==> flow/design.v <==
module memory #(
	parameter word_width = 8
)(
	input	wire								clk,
	input	wire								write,
	inout	wire	[word_width - 1:0]			operand,
	input	wire	[$clog2(word_width) - 1:0]	operand_addr,
	output	wire	[word_width - 1:0]			PC_R,
	input	wire	[$clog2(word_width) - 1:0]	PC_ADRR
);
reg [$clog2(word_width) - 1: 0] mem;
assign operand = write ? 'z : mem[operand_addr];
assign PC_R = mem[PC_ADRR];
always @(posedge clk) begin
	if (write) begin
		mem[operand_addr] <= operand;
	end
end
endmodule
module core #(
	parameter word_width = 8
) (
	input	wire								clk,
	output	wire								write,
	input	wire	[word_width - 1:0]			operand,
	output	reg		[$clog2(word_width) - 1:0]	operand_addr,
	input	wire								reset,
	input	wire	[word_width - 1:0]			PC_R,
	output	reg		[$clog2(word_width) - 1:0]	PC_ADRR
);
reg [word_width - 1:0] A;
reg [1:0] state = '0;
reg [3:0] flags = '0;
assign write = ~|state & PC_R[word_width - 1];
wire [word_width - 1:0][7:0] R = {
	A + operand,
	A - operand,
	~A,
	A & operand,
	A | operand,
	A ^ operand,
	A >> 1,
	A << 1
};
wire [7:0] EXPECTED_ZF = {
	(A + operand)	== 0,
	(A - operand)	== 0,
	(~A)	== 0,
	(A & operand)	== 0,
	(A | operand)	== 0,
	(A ^ operand)	== 0,
	(A >> 1)== 0,
	(A << 1)== 0
};
wire [7:0] EXPECTED_CF = {
	(A + operand)	> 2 ** word_width - 1,
	(A - operand)	< 0,
	1'b0,
	1'b0,
	1'b0,
	1'b0,
	1'b0,
	1'b0
};
wire [word_width - 1:0] A_p = A + operand;
wire [word_width - 1:0] A_m = A - operand;
wire [7:0] EXPECTED_OF = {
	A[word_width - 1] ^ A_p[word_width - 1],
	A[word_width - 1] ^ A_m[word_width - 1],
	1'b0,
	1'b0,
	1'b0,
	1'b0,
	1'b0,
	1'b0
};
always @(posedge clk) begin
	if (reset) begin
		state <= '0;
		PC_ADRR <= '0;
	end else begin
		if (state == 2'b01) begin	 
			A <= PC_R;
		end else if (state == 2'b10) begin	 
			operand_addr <= PC_R[$clog2(word_width) - 1:0];
		end else if (state == 2'b11) begin	 
			A <= operand;
		end
		if (|state) begin
			state <= '0;
			PC_ADRR <= PC_ADRR + 1;
		end else begin
			if (PC_R[word_width - 2:word_width - 3] == 0) begin	 
				state <= PC_R[1:0];
				PC_ADRR <= PC_ADRR + 1;
			end else if (PC_R[word_width - 2:word_width - 3] == 1) begin  
				A <= R[PC_R[2:0]];
				flags <= {EXPECTED_CF[PC_R[1:0]], EXPECTED_OF[PC_R[1:0]], EXPECTED_ZF[PC_R[1:0]], 1'b1};
				PC_ADRR <= PC_ADRR + 1;
			end else if (flags[PC_R[1:0]]) begin	 
				PC_ADRR <= A;
			end
		end
	end
end
endmodule
# == Step by step through the tools: core ==
# Tool output for the design above, in the order of the flow.
# Lines are those of the file above, counted from 1.
# Library cell names are shortened.
# Not given: --
# design
top,core
clock,clk
library,sky130hd
corner,tt_025C_1v80

# == After elaboration ==
# Yosys after proc, flatten, opt, wreduce and memory -nomap, before mapping. Memory bits, and registers merged into a memory's read port (data or address), are not among the register bits. Print and check cells are not counted.
# word_totals
ff_bits,20
out_inout_bits,7
wordCells,61
in_bits,18
# op_classes
n_mux,10
n_cmp,2
reduce_and_logical,15
n_eq,4
add_sub_neg,5
logic,15
n_shift,5
# ops
operator,n
logical NOT 32 bit,8
indexed select 64 x 7 -> 8 bit,1
two-way mux 8 bit,6
less-than comparator 32 x 1 -> 1 bit (second input constant),1
NOT 8 -> 32 bit,1
indexed select 8 x 2 -> 1 bit,3
bitwise AND 8 bit,2
bitwise OR 8 bit,2
XOR 8 bit,2
two-way mux 3 bit,4
adder 8 x 8 -> 9 bit,1
subtractor 8 x 8 -> 9 bit,1
greater-than comparator 9 x 8 -> 1 bit (second input constant),1
adder 8 bit,1
subtractor 8 bit,1
NOT 8 bit,1
NOT 1 bit,4
== test 2 x 1 -> 1 bit (second input constant),2
== test 2 bit (second input constant),2
indexed select 4 x 2 -> 1 bit,1
AND reduction 4 bit,1
nonzero test 4 bit,1
adder 3 x 1 -> 3 bit (second input constant),1
AND reduction 3 bit,1
OR reduction 3 bit,1
XOR 1 bit,2
logical NOT 2 bit,1
OR reduction 2 bit,1
# Not listed: further kinds 2, cells in them 2.

# == Longest topological paths ==
# Depth = most cells in a row (Yosys ltp): at word level without a register or memory, in the mapped netlist without a sequential cell, where the memories' decode and read muxes count.
# depth
depth_word,7
abc_area,0
depth_mapped,9
depth_no_buf,9

# == Synthesis result ==
# Source: synth_stat.txt of the flow (Yosys; design flattened, memories mapped). It holds for the ABC_AREA given above (unset counts as 0); a run with the other value may have another netlist.
# The area totals of this step are shown rounded.
# by_type
type,n,area_total_um2
edfxtp_1,13,390.374
ha_1,24,300.288
mux2i_1,14,140.134
inv_1,28,105.101
dfxtp_1,5,100.096
o21ai_0,20,100.096
mux4_2,4,90.086
o211ai_1,12,90.086
a21oi_1,15,75.072
nand2_1,17,63.811
nand2b_1,8,50.048
nor2_1,12,45.043
fa_1,2,40.038
nor3_1,8,40.038
nor3b_1,5,37.536
nor2b_1,5,31.28
buf_4,4,30.029
nand3_1,6,30.029
# Not listed: further types 46, cells in them 69.
# synth_totals
stdcells,271
buf_cells,17
sequential_area_mm2,0.00049
synth_area_mm2,0.00231
ff_cells,18

# == Timing after synthesis ==
# Source: OpenSTA report_checks on the synthesized netlist (no wires, ideal clock, input and output delay 20% of the period each), path of least setup slack; recovery checks are left aside. Register names are those of the netlist, which keeps one name where synthesis merged equal registers.
# synth_timing
kind,register to register
from,reg A[0]
to,reg A[1]
setup_slack_ns,0.263
delay_ns,2.087
t_first_pin_ns,0.000
required_ns,2.086
n_path_buf,0
driving_pins,8
arrival_time_ns,1.823
setup_ns,0.264
period_ns,2.35
period_less_setup_slack_ns,2.087
# "delay_ns" = arrival - input delay + setup time.
# "driving_pins": output pins that drive a net of the path, with the launching flip-flop's if there is one; two outputs of one cell count as two.
# "period_less_setup_slack_ns" is the clock period less the worst setup slack; recovery checks do not enter. This is arithmetic on one report: input and output delays are still those of the set period (20% each).
# A register here has more assigning lines than the two given.
# synth_between
path_cell_list,edfxtp_1 inv_1 ha_1 inv_1 fa_1 mux4_2 o211ai_1 o21ai_0
# synth_rtl
item,line,text
"start, declared",31,reg [word_width - 1:0] A;
"start, assigned",87,A <= operand;
"start, assigned",97,A <= R[PC_R[2:0]];
"end, assigned",87,
"end, assigned",97,
"end, declared",31,
# No chain of elaborated cells between the ends is given.

# == Worst path after layout ==
# From the final timing report of run 1: the path of least setup slack in the routed layout; clock arrival at registers is part of the times.
# layout_timing
kind,register to register
from,reg A[0]
to,reg A[1]
required_ns,1.80
setup_ns,0.24
period_ns,1.77
n_path_buf,0
arrival_time_ns,2.13
t_first_pin_ns,0.27
setup_slack_ns,-0.33
driving_pins,8
# A register here has more assigning lines than the two given.
# layout_between
path_cell_list,edfxtp_1 ha_2 inv_2 fa_1 inv_1 mux4_2 o211ai_1 o21ai_1
# layout_rtl
item,line,text
"start, declared",31,reg [word_width - 1:0] A;
"start, assigned",87,A <= operand;
"start, assigned",97,A <= R[PC_R[2:0]];
"end, assigned",87,
"end, assigned",97,
"end, declared",31,
# No chain of elaborated cells between the ends is given.

# Below are 2 stored runs of the flow (Yosys, OpenROAD; platform sky130hd) on core, each with its settings and what was measured, unordered. Constraints: input delay and output delay 20% of the set period each, output load 0.01 pF.
# Values from the reports are rounded here.
# Settings: -- = not set for that run.
run,period_ns,CAP_MARGIN,CORE_MARGIN,CORE_UTILIZATION,SLEW_MARGIN,SETUP_SLACK_MARGIN,PLACE_DENSITY_LB_ADDON,HOLD_SLACK_MARGIN,CORE_ASPECT_RATIO,CELL_PAD_IN_SITES_GLOBAL_PLACEMENT,CTS_CLUSTER_SIZE,MAX_ROUTING_LAYER,setup_worst_slack_ns,fin_util_frac,total_negative_slack_ns,finalCellArea_mm2,yosys_chip_area_mm2,worst_hold_slack_ns,design_die_area_mm2
run 1,1.77,20,2,40,20,--,--,--,--,--,--,--,-0.334,0.643,-1.41,0.00356,0.00231,0.530,0.0064
run 2,3.68,0,8,40,0,0.18,0.1,0.03,0.99,3,50,met4,0.895,0.475,0.000,0.00265,0.00231,0.527,0.00847
